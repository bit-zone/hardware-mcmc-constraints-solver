==> flow/design.v <==
`timescale 1ns / 1ps
module OneClauseChecker #(
parameter MAXIMUM_BIT_WIDTH_OF_INTEGER_COEFFICIENT = 4, 
parameter MAXIMUM_BIT_WIDTH_OF_BOOLEAN_COEFFICIENT = 2, 
parameter MAXIMUM_BIT_WIDTH_OF_INTEGER_VARIABLE_INDEX = 1, 
parameter MAXIMUM_BIT_WIDTH_OF_BOOLEAN_VARIABLE_INDEX = 1, 
parameter MAXIMUM_BIT_WIDTH_OF_INTEGER_VARIABLE=4, 
parameter MAXIMUM_BIT_WIDTH_OF_BOOLEAN_VARIABLE=1, 
parameter MAXIMUM_BIT_WIDTH_OF_CLAUSES_INDEX = 3 
)
(
input [ (2**MAXIMUM_BIT_WIDTH_OF_BOOLEAN_VARIABLE_INDEX) - 1 : 0] in_boolean_current_assigmnets, 
input [( (2**MAXIMUM_BIT_WIDTH_OF_BOOLEAN_VARIABLE_INDEX) * 2 ) - 1: 0] in_boolean_coefficients, 
input [(((2**MAXIMUM_BIT_WIDTH_OF_INTEGER_VARIABLE_INDEX))* MAXIMUM_BIT_WIDTH_OF_INTEGER_VARIABLE )-1:0] in_integer_current_assigmnets, 
input [(((2**MAXIMUM_BIT_WIDTH_OF_INTEGER_VARIABLE_INDEX) + 1)* MAXIMUM_BIT_WIDTH_OF_INTEGER_COEFFICIENT )-1:0] in_integer_coefficients, 
input in_enable, 
input in_clk, 
input in_reset, 
output reg out_clause_is_satisfied, 
output reg ready_flag 
); 
reg signed [7:0]  sum_values_integer = 0 ;  
integer i = 0; 
reg integer_satisfied , boolean_satisfied;  
reg [ (2**MAXIMUM_BIT_WIDTH_OF_BOOLEAN_VARIABLE_INDEX) - 1 : 0] boolean_buffer ;  
reg  [1:0] exist_coeff;
wire signed [MAXIMUM_BIT_WIDTH_OF_INTEGER_COEFFICIENT -1:0] in_integer_coefficients_array [0:2**MAXIMUM_BIT_WIDTH_OF_INTEGER_VARIABLE_INDEX] ;  
wire signed [MAXIMUM_BIT_WIDTH_OF_INTEGER_VARIABLE-1:0] in_integer_current_assignment_array[0:(2**MAXIMUM_BIT_WIDTH_OF_INTEGER_VARIABLE_INDEX)-1]; 
    genvar j; 
    for( j=0;j<=2**MAXIMUM_BIT_WIDTH_OF_INTEGER_VARIABLE_INDEX;j=j+1)
    begin
    if(j<2**MAXIMUM_BIT_WIDTH_OF_INTEGER_VARIABLE_INDEX)
    begin
        assign in_integer_current_assignment_array[j]=in_integer_current_assigmnets[((MAXIMUM_BIT_WIDTH_OF_INTEGER_VARIABLE-1)+j*(MAXIMUM_BIT_WIDTH_OF_INTEGER_VARIABLE)):(j*MAXIMUM_BIT_WIDTH_OF_INTEGER_VARIABLE)];
        assign in_integer_coefficients_array[j]=in_integer_coefficients[((MAXIMUM_BIT_WIDTH_OF_INTEGER_COEFFICIENT-1)+j*(MAXIMUM_BIT_WIDTH_OF_INTEGER_COEFFICIENT)):(j*MAXIMUM_BIT_WIDTH_OF_INTEGER_COEFFICIENT)];
    end
    else
        assign in_integer_coefficients_array[j]=in_integer_coefficients[((MAXIMUM_BIT_WIDTH_OF_INTEGER_COEFFICIENT-1)+j*(MAXIMUM_BIT_WIDTH_OF_INTEGER_COEFFICIENT)):(j*MAXIMUM_BIT_WIDTH_OF_INTEGER_COEFFICIENT)];
    end  
always @(posedge in_clk)
    begin
        if(!in_reset)
            begin
            if(in_enable)
            begin
                sum_values_integer = 0; 
                for(i = 0 ; i < (2**MAXIMUM_BIT_WIDTH_OF_INTEGER_VARIABLE_INDEX) ; i = i + 1  )  
                    begin   
                        sum_values_integer = sum_values_integer + in_integer_current_assignment_array[i] * in_integer_coefficients_array[i]; 
                    end
                sum_values_integer = sum_values_integer + in_integer_coefficients_array[(2**MAXIMUM_BIT_WIDTH_OF_INTEGER_VARIABLE_INDEX)];
                if( $signed (sum_values_integer) <= 0)
                    integer_satisfied = 1;  
                else
                    integer_satisfied = 0;
                for(i = 0 ; i < (2**MAXIMUM_BIT_WIDTH_OF_BOOLEAN_VARIABLE_INDEX) ; i = i + 1  )  
                    begin
                        exist_coeff = in_boolean_coefficients[i*2 +: 2];  
                        if(exist_coeff >= 2)  
                            if(exist_coeff[0] == in_boolean_current_assigmnets[i])
                                boolean_buffer[i] = 1;    
                             else
                                boolean_buffer[i] = 0;  
                        else
                            boolean_buffer[i] = 0;  
                    end
                    if(boolean_buffer == 0)
                            boolean_satisfied = 0;    
                    else
                            boolean_satisfied = 1;
               out_clause_is_satisfied = integer_satisfied | boolean_satisfied;
               ready_flag=1; 
               end
            else 
            begin
                      ready_flag=0;
                      out_clause_is_satisfied=0;
            end     
            end
        else
            begin
                ready_flag=0;
                out_clause_is_satisfied=0;
                integer_satisfied=0;
                boolean_satisfied=0;
                boolean_buffer=0;
                exist_coeff=0;
            end
    end
endmodule
`timescale 1ns / 1ps
module ClauseRegister_IntegerLiteral
#(
    parameter MAXIMUM_BIT_WIDTH_OF_INTEGER_COEFFICIENT=2,
    parameter NUMBER_OF_INTEGER_VARIABLES=2,
    parameter MODULE_IDENTIFIER=1,
    parameter MAX_BIT_WIDTH_OF_CLAUSES_INDEX=1
)(
     input [(MAXIMUM_BIT_WIDTH_OF_INTEGER_COEFFICIENT * (NUMBER_OF_INTEGER_VARIABLES+1 
     )) -1 : 0 ] in_clause_coefficients,
     input [MAX_BIT_WIDTH_OF_CLAUSES_INDEX-1:0]in_clause_index,
     input in_reset,
     input in_clk,                                                                    
     output reg [(MAXIMUM_BIT_WIDTH_OF_INTEGER_COEFFICIENT * (NUMBER_OF_INTEGER_VARIABLES+1 
     )) -1 : 0  ] out_clause_coefficients
    );
    always @(posedge in_clk)
    begin
       if(in_reset)
        out_clause_coefficients <= {(MAXIMUM_BIT_WIDTH_OF_INTEGER_COEFFICIENT * NUMBER_OF_INTEGER_VARIABLES)  {1'b0}};
        else begin
           if(in_clause_index==MODULE_IDENTIFIER)
            out_clause_coefficients <= in_clause_coefficients;
           else
            out_clause_coefficients<=out_clause_coefficients;
        end          
    end
endmodule
module ClauseRegister_BooleanLiteral
#(
 parameter MAXIMUM_BIT_WIDTH_OF_BOOLEAN_COEFFICIENT=2,
 parameter NUMBER_OF_BOOLEAN_VARIABLES=2,
 parameter MODULE_IDENTIFIER=1,
 parameter MAX_BIT_WIDTH_OF_CLAUSES_INDEX=1
)
(
input [(MAXIMUM_BIT_WIDTH_OF_BOOLEAN_COEFFICIENT*NUMBER_OF_BOOLEAN_VARIABLES)-1 : 0 ] in_clause_coefficients,
     input [MAX_BIT_WIDTH_OF_CLAUSES_INDEX-1:0]in_clause_index,
     input in_reset,
     input in_clk,
     output reg [(MAXIMUM_BIT_WIDTH_OF_BOOLEAN_COEFFICIENT*NUMBER_OF_BOOLEAN_VARIABLES) -1 : 0  ] out_clause_coefficients
);
always @(posedge in_clk)
    begin
       if(in_reset)
        out_clause_coefficients <= {(MAXIMUM_BIT_WIDTH_OF_BOOLEAN_COEFFICIENT * NUMBER_OF_BOOLEAN_VARIABLES)  {1'b0}};
        else begin
           if(in_clause_index==MODULE_IDENTIFIER)
            out_clause_coefficients <= in_clause_coefficients;
           else
            out_clause_coefficients<=out_clause_coefficients;
        end          
    end
endmodule
`timescale 1ns / 1ps
module formulaChecker
#(
parameter MAXIMUM_BIT_WIDTH_OF_INTEGER_COEFFICIENT = 4, 
parameter MAXIMUM_BIT_WIDTH_OF_BOOLEAN_COEFFICIENT = 2, 
parameter MAXIMUM_BIT_WIDTH_OF_INTEGER_VARIABLE_INDEX = 1, 
parameter MAXIMUM_BIT_WIDTH_OF_BOOLEAN_VARIABLE_INDEX = 1, 
parameter MAXIMUM_BIT_WIDTH_OF_INTEGER_VARIABLE=4, 
parameter MAXIMUM_BIT_WIDTH_OF_BOOLEAN_VARIABLE=1, 
parameter MAXIMUM_BIT_WIDTH_OF_CLAUSES_INDEX = 2 
)
(
input in_clk, 
input in_reset, 
input [(2**MAXIMUM_BIT_WIDTH_OF_CLAUSES_INDEX)-1:0] in_clause_enable, 
input [((2**MAXIMUM_BIT_WIDTH_OF_INTEGER_VARIABLE_INDEX)+1 
)*MAXIMUM_BIT_WIDTH_OF_INTEGER_COEFFICIENT-1:0]in_clause_coefficients_integer, 
input [(MAXIMUM_BIT_WIDTH_OF_BOOLEAN_COEFFICIENT*(2**MAXIMUM_BIT_WIDTH_OF_BOOLEAN_VARIABLE_INDEX))-1 : 0 ] in_clause_coefficients_boolean, 
input [MAXIMUM_BIT_WIDTH_OF_CLAUSES_INDEX-1:0] in_clause_index, 
input [MAXIMUM_BIT_WIDTH_OF_INTEGER_VARIABLE*(2**MAXIMUM_BIT_WIDTH_OF_INTEGER_VARIABLE_INDEX)-1:0]in_integer_assignment_after_move,
input [MAXIMUM_BIT_WIDTH_OF_BOOLEAN_VARIABLE*(2**MAXIMUM_BIT_WIDTH_OF_BOOLEAN_VARIABLE_INDEX)-1:0]in_boolean_assignment_after_move,
input in_enable,
output wire [2**MAXIMUM_BIT_WIDTH_OF_CLAUSES_INDEX-1:0] all_satisfied,
output  satisfied
 );
 wire [((2**MAXIMUM_BIT_WIDTH_OF_INTEGER_VARIABLE_INDEX)+1 
 )*MAXIMUM_BIT_WIDTH_OF_INTEGER_COEFFICIENT-1:0]clauses_coefficients_integer[0:(2**MAXIMUM_BIT_WIDTH_OF_CLAUSES_INDEX)-1];
 wire [(2**MAXIMUM_BIT_WIDTH_OF_BOOLEAN_VARIABLE_INDEX)*MAXIMUM_BIT_WIDTH_OF_BOOLEAN_COEFFICIENT-1:0]clauses_coefficients_boolean[0:(2**MAXIMUM_BIT_WIDTH_OF_CLAUSES_INDEX)-1];
 wire [2**MAXIMUM_BIT_WIDTH_OF_CLAUSES_INDEX-1:0] clause_satisfied ;
 wire checker_ready_flag[0:2**MAXIMUM_BIT_WIDTH_OF_CLAUSES_INDEX-1];
 integer k; 
assign satisfied =(clause_satisfied | ~(in_clause_enable))==  {2**MAXIMUM_BIT_WIDTH_OF_CLAUSES_INDEX{1'b1}}? 1:0;
 assign all_satisfied = clause_satisfied;
generate 
 genvar i,j;
 for(i=0;i<(2**MAXIMUM_BIT_WIDTH_OF_CLAUSES_INDEX);i=i+1)begin:generate_formula_and_check_satisfiability
 ClauseRegister_IntegerLiteral
 #( 
 .MAXIMUM_BIT_WIDTH_OF_INTEGER_COEFFICIENT(MAXIMUM_BIT_WIDTH_OF_INTEGER_COEFFICIENT),
 .NUMBER_OF_INTEGER_VARIABLES(2**MAXIMUM_BIT_WIDTH_OF_INTEGER_VARIABLE_INDEX),
 .MODULE_IDENTIFIER(i),
 .MAX_BIT_WIDTH_OF_CLAUSES_INDEX(MAXIMUM_BIT_WIDTH_OF_CLAUSES_INDEX)
 )
     clause_register_integer(
          .in_clause_coefficients(in_clause_coefficients_integer),
          .in_clause_index(in_clause_index),
          .in_reset(in_reset),
          .in_clk(in_clk),
          .out_clause_coefficients(clauses_coefficients_integer[i])
         );
  ClauseRegister_BooleanLiteral
          #( 
          .MAXIMUM_BIT_WIDTH_OF_BOOLEAN_COEFFICIENT(MAXIMUM_BIT_WIDTH_OF_BOOLEAN_COEFFICIENT),
          .NUMBER_OF_BOOLEAN_VARIABLES(2**MAXIMUM_BIT_WIDTH_OF_BOOLEAN_VARIABLE_INDEX),
          .MODULE_IDENTIFIER(i),
          .MAX_BIT_WIDTH_OF_CLAUSES_INDEX(MAXIMUM_BIT_WIDTH_OF_CLAUSES_INDEX)
          )
              clause_register_boolean(
                   .in_clause_coefficients(in_clause_coefficients_boolean),
                   .in_clause_index(in_clause_index),
                   .in_reset(in_reset),
                   .in_clk(in_clk),
                   .out_clause_coefficients(clauses_coefficients_boolean[i])
                  );   
       OneClauseChecker #(
                  .MAXIMUM_BIT_WIDTH_OF_INTEGER_COEFFICIENT(MAXIMUM_BIT_WIDTH_OF_INTEGER_COEFFICIENT),
                  .MAXIMUM_BIT_WIDTH_OF_BOOLEAN_COEFFICIENT(MAXIMUM_BIT_WIDTH_OF_BOOLEAN_COEFFICIENT),
                  .MAXIMUM_BIT_WIDTH_OF_INTEGER_VARIABLE_INDEX(MAXIMUM_BIT_WIDTH_OF_INTEGER_VARIABLE_INDEX),
                  .MAXIMUM_BIT_WIDTH_OF_BOOLEAN_VARIABLE_INDEX(MAXIMUM_BIT_WIDTH_OF_BOOLEAN_VARIABLE_INDEX),
                  .MAXIMUM_BIT_WIDTH_OF_INTEGER_VARIABLE(MAXIMUM_BIT_WIDTH_OF_INTEGER_VARIABLE),
                  .MAXIMUM_BIT_WIDTH_OF_BOOLEAN_VARIABLE(MAXIMUM_BIT_WIDTH_OF_BOOLEAN_VARIABLE),
                  .MAXIMUM_BIT_WIDTH_OF_CLAUSES_INDEX(MAXIMUM_BIT_WIDTH_OF_CLAUSES_INDEX)
                  )
                  check_on_clause 
                  (
                    .in_boolean_current_assigmnets(in_boolean_assignment_after_move),
                    .in_boolean_coefficients(clauses_coefficients_boolean[i]),          
                    .in_integer_current_assigmnets(in_integer_assignment_after_move),
                    .in_integer_coefficients(clauses_coefficients_integer[i]),  
                    .in_enable(in_clause_enable[i]&in_enable),
                    .in_clk(in_clk),
                    .in_reset(in_reset),
                    .out_clause_is_satisfied(clause_satisfied[i]),
                    .ready_flag(checker_ready_flag[i])
                  ); 
end
endgenerate
endmodule
* From RTL to reports: formulaChecker
The steps from the RTL of formulaChecker to its reports follow in flow order.
Line numbers count from 1 in the design file above.
Library cell names are shortened.
A cell with - has no value.
- Design top :: formulaChecker
- Clock port :: in_clk
- Library :: sky130hd
- Library corner :: tt_025C_1v80

* Elaborated design
Source: Yosys, flattened and elaborated. Widths are those after wreduce. Registers that Yosys merges into a memory's read port (data or address) are not register bits. Print and check cells do not count. Equal cells are merged and count once.
- Bits in registers :: 68
- Input bits :: 35
- Cells after elaboration :: 132
- Add/subtract/negate cells :: 8
- Multiply operators :: 8
- $lt $le $gt $ge :: 12
- Eq/ne operators :: 12
- Muxes and demuxes :: 57
- Bitwise logic cells :: 14
- Reductions and logical operators :: 9
** Operators with widths (number)
- multiplier 4 x 4 -> 8 bit :: 8
- 2-to-1 mux 1 bit :: 57
- <= comparator 8 x 1 -> 1 bit (second input constant) :: 4
- adder 8 x 4 -> 8 bit :: 4
- adder 8 bit :: 4
- >= comparator 2 bit (second input constant) :: 8
- zero test 2 bit :: 5
- equality test 1 bit :: 8
- OR reduction 2 bit :: 4
- AND 1 bit :: 4
- bitwise OR 1 bit :: 4
- NOT 1 bit :: 4
- equality test 2 bit (second input constant) :: 2
- equality test 4 bit (second input constant) :: 1
- bitwise OR 4 bit :: 1
- NOT 4 bit :: 1
- equality test 2 x 1 -> 1 bit (second input constant) :: 1

* Depth
Yosys ltp: most cells in a row. Word level: on the elaborated netlist, between registers, memories and ports. Mapped: between sequential cells and ports; inverters and the memories' decode and read muxes count.
- Word-level depth :: 10
- ABC_AREA :: 0
- Mapped depth :: 19
- Gate-level depth less buffers :: 18

* Synthesis result
Yosys stat after the flow's synthesis: flattened, memories mapped to cells. It holds for the ABC_AREA given above (unset counts as 0); a run with the other value may have another netlist.
** Cell types (number)
- fa_1 :: 128
- dfxtp_1 :: 68
- ha_1 :: 104
- inv_1 :: 200
- nand2_1 :: 189
- xnor2_1 :: 53
- a21oi_1 :: 80
- and2_1 :: 49
- xor2_1 :: 26
- nand2b_1 :: 26
- clkbuf_1 :: 24
- nor2_1 :: 17
- o21ai_0 :: 11
- a211oi_1 :: 7
- a21o_1 :: 6
- mux2i_1 :: 4
- a22oi_1 :: 4
- buf_2 :: 6
Other cell types: 16; their cells: 35.
- Mapped cells :: 1037
- Cell area after synthesis :: 8888.5 µm²
- Sequential area :: 1361.3 µm²
- Mapped flip-flops :: 68
- Buffer cells :: 35
The figures by module come from a second, unflattened synthesis with its own total; it is not the netlist above.
- Cells (unflattened synthesis) :: 1035
- Area (unflattened synthesis) :: 9795.6 µm²
Rows give one instance, submodules left out.
** By module
- OneClauseChecker :: instances 4, cells 186, area 1710.4 µm², seq. area 40.0 µm²
- ClauseRegister_IntegerLiteral :: instances 1, cells 53, area 560.5 µm², seq. area 240.2 µm²
- ClauseRegister_IntegerLiteral :: instances 1, cells 54, area 558.0 µm², seq. area 240.2 µm²
- ClauseRegister_IntegerLiteral :: instances 1, cells 54, area 558.0 µm², seq. area 240.2 µm²
- ClauseRegister_IntegerLiteral :: instances 1, cells 53, area 495.5 µm², seq. area 240.2 µm²
- ClauseRegister_BooleanLiteral :: instances 1, cells 17, area 183.9 µm², seq. area 80.1 µm²
- ClauseRegister_BooleanLiteral :: instances 1, cells 17, area 183.9 µm², seq. area 80.1 µm²
- ClauseRegister_BooleanLiteral :: instances 1, cells 18, area 176.4 µm², seq. area 80.1 µm²
- ClauseRegister_BooleanLiteral :: instances 1, cells 16, area 155.1 µm², seq. area 80.1 µm²
- formulaChecker :: instances 1, cells 9, area 82.6 µm², seq. area 0.0 µm²

* Timing after synthesis
OpenSTA on the mapped netlist: ideal clock, no wires. The path of least setup slack (recovery checks aside). Input and output delay are each 20% of the period. Register names are those of the netlist, which keeps one name where synthesis merged equal registers.
- Path kind :: input to register
- Start :: input in_integer_assignment_after_move[7]
- End :: register generate_formula_and_check_satisfiability[0].check_on_clause.out_clause_is_satisfied
- Clock period :: 5690 ps
- External input delay :: 1138 ps
- Setup time :: 127 ps
- Time at the first pin :: 1138 ps
- Data arrival time :: 5221 ps
- Data required time :: 5563 ps
- Path slack :: 343 ps
- Delay of the path :: 4210 ps
- Driving pins on the path :: 17
- Synthesis period reached :: 5347 ps
"delay of the path" is the arrival time less input delay plus setup time.
"driving pins on the path" counts driving pins, that of a launching flip-flop among them; a cell with two outputs on the path counts twice.
"synthesis period reached" is the clock period less the worst setup slack; recovery checks do not enter. This is arithmetic on one report: input and output delays are still those of the set period (20% each).
The rows between start and end are the longest chain of elaborated cells between them; the timing report does not say that the signal goes this way. Where chains are equally long, one stands for them.
A line is the first line of the expression or statement that the cell stems from. Yosys adds cells for indexed reads and writes and turns some case tables into memories.
At most two assigning lines are given for a register; there are more.
- Cell sequence :: clkbuf_1 > nand2_1 > fa_1 > inv_1 > fa_1 > inv_1 > fa_1 > fa_1 > fa_1 > inv_1 > ha_1 > a211oi_1 > o21ai_1 > xnor2_1 > and3_1 > o221ai_1 > a31oi_1
- Length of the longest elaborated chain :: 8
** RTL lines, path post-synthesis
- start, declared :: RTL line 164 : input [MAXIMUM_BIT_WIDTH_OF_INTEGER_VARIABLE*(2**MAXIMUM_BIT_WIDTH_OF_INTEGER_VARIABLE_INDEX)-1:0]in_integer_a ...
- multiplier 4 x 4 -> 8 bit :: RTL line 49 : sum_values_integer = sum_values_integer + in_integer_current_assignment_array[i] * in_integer_coefficients_arr ...
- adder 8 bit :: RTL line 49
- adder 8 x 4 -> 8 bit :: RTL line 51 : sum_values_integer = sum_values_integer + in_integer_coefficients_array[(2**MAXIMUM_BIT_WIDTH_OF_INTEGER_VARIA ...
- <= comparator 8 x 1 -> 1 bit :: RTL line 52 : if( $signed (sum_values_integer) <= 0)
- 2-to-1 mux 1 bit :: RTL line 52
- 2-to-1 mux 1 bit :: RTL line 44 : if(in_enable)
- 2-to-1 mux 1 bit :: RTL line 42 : if(!in_reset)
- bitwise OR 1 bit :: RTL line 71 : out_clause_is_satisfied = integer_satisfied | boolean_satisfied;
- end, assigned :: RTL line 71
- end, assigned :: RTL line 77 : out_clause_is_satisfied=0;
- end, declared :: RTL line 19 : output reg out_clause_is_satisfied,

* Path in the finished layout
Path of least setup slack in the final report of record 1 (OpenROAD, finished layout, wires in). Where an end is a register, its clock arrival counts in the times.
The report prints the path's times to 10 ps; the period is as set.
- Path kind :: input to register
- Start :: input in_integer_assignment_after_move[1]
- End :: register generate_formula_and_check_satisfiability[2].check_on_clause.out_clause_is_satisfied
- Clock period :: 6250 ps
- External input delay :: 1250 ps
- Setup time :: 70 ps
- Time at the first pin :: 1250 ps
- Data arrival time :: 5600 ps
- Data required time :: 6520 ps
- Path slack :: 930 ps
- Driving pins on the path :: 19
The rows between start and end are the longest chain of elaborated cells between them; the timing report does not say that the signal goes this way. Where chains are equally long, one stands for them.
At most two assigning lines are given for a register; there are more.
- Cell sequence :: buf_4 > buf_8 > buf_4 > buf_4 > and2_1 > fa_1 > inv_1 > fa_1 > fa_1 > fa_1 > fa_1 > inv_1 > ha_4 > a211oi_2 > o21bai_1 > a21oi_1 > xor2_1 > nand4_1 > a31oi_1
- Length of the longest elaborated chain :: 8
** RTL lines, path post-layout
- start, declared :: RTL line 164 : input [MAXIMUM_BIT_WIDTH_OF_INTEGER_VARIABLE*(2**MAXIMUM_BIT_WIDTH_OF_INTEGER_VARIABLE_INDEX)-1:0]in_integer_a ...
- multiplier 4 x 4 -> 8 bit :: RTL line 49 : sum_values_integer = sum_values_integer + in_integer_current_assignment_array[i] * in_integer_coefficients_arr ...
- adder 8 bit :: RTL line 49
- adder 8 x 4 -> 8 bit :: RTL line 51 : sum_values_integer = sum_values_integer + in_integer_coefficients_array[(2**MAXIMUM_BIT_WIDTH_OF_INTEGER_VARIA ...
- <= comparator 8 x 1 -> 1 bit :: RTL line 52 : if( $signed (sum_values_integer) <= 0)
- 2-to-1 mux 1 bit :: RTL line 52
- 2-to-1 mux 1 bit :: RTL line 44 : if(in_enable)
- 2-to-1 mux 1 bit :: RTL line 42 : if(!in_reset)
- bitwise OR 1 bit :: RTL line 71 : out_clause_is_satisfied = integer_satisfied | boolean_satisfied;
- end, assigned :: RTL line 71
- end, assigned :: RTL line 77 : out_clause_is_satisfied=0;
- end, declared :: RTL line 19 : output reg out_clause_is_satisfied,

--- measured runs ---
Design formulaChecker on sky130hd. What follows are 2 stored runs of the flow, each under its own settings; their order means nothing. The constraints put input and output delay at 20% of the set period each and load the outputs with 0.01 pF.
"achieved clock period" means the clock period less the worst setup slack. The figure is calculated, with input and output delays left at 20% of the set period.
"time of the worst setup path" means the part of the period allowed to the worst setup path (the constraints hold back 20% at inputs and 20% at outputs) less its slack; where the path has registers, the arrival times of their clocks count too.
"time of the worst setup path" is known to 10 ps.

** Record 1
- Settings :: period_ns=6.25; CORE_UTILIZATION=17; SETUP_SLACK_MARGIN=1.02; PLACE_DENSITY=0.51; CELL_PAD_IN_SITES_DETAIL_PLACEMENT=2; CTS_CLUSTER_DIAMETER=111; CAP_MARGIN=25; SLEW_MARGIN=0; MIN_ROUTING_LAYER=met1; MAX_ROUTING_LAYER=met4; CORE_MARGIN=2
- Time of the worst setup path :: 4070 ps
- Critical path kind :: input to register
- Total negative setup slack :: 0 ps
- Achieved clock period :: 5322 ps
- Post-route worst hold slack :: 461 ps
- Yosys chip area after synthesis :: 8888.5 µm²
- Lowest setup slack :: 928 ps
- Utilization after routing :: 21.7%
- Area of the die :: 54130.7 µm²
- Standard-cell area after routing :: 11151.9 µm²

** Record 2
- Settings :: period_ns=4.79; CORE_UTILIZATION=62; SETUP_SLACK_MARGIN=0.96; PLACE_DENSITY_LB_ADDON=0.11; CORE_ASPECT_RATIO=1.77; TNS_END_PERCENT=35; ABC_AREA=1; CAP_MARGIN=20; CORE_MARGIN=2; SLEW_MARGIN=20
- Time of the worst setup path :: 3970 ps
- Critical path kind :: input to register
- Total negative setup slack :: -423 ps
- Achieved clock period :: 4927 ps
- Post-route worst hold slack :: 478 ps
- Yosys chip area after synthesis :: 9551.7 µm²
- Lowest setup slack :: -137 ps
- Utilization after routing :: 75.8%
- Area of the die :: 16455.5 µm²
- Standard-cell area after routing :: 11502.3 µm²
--- end ---
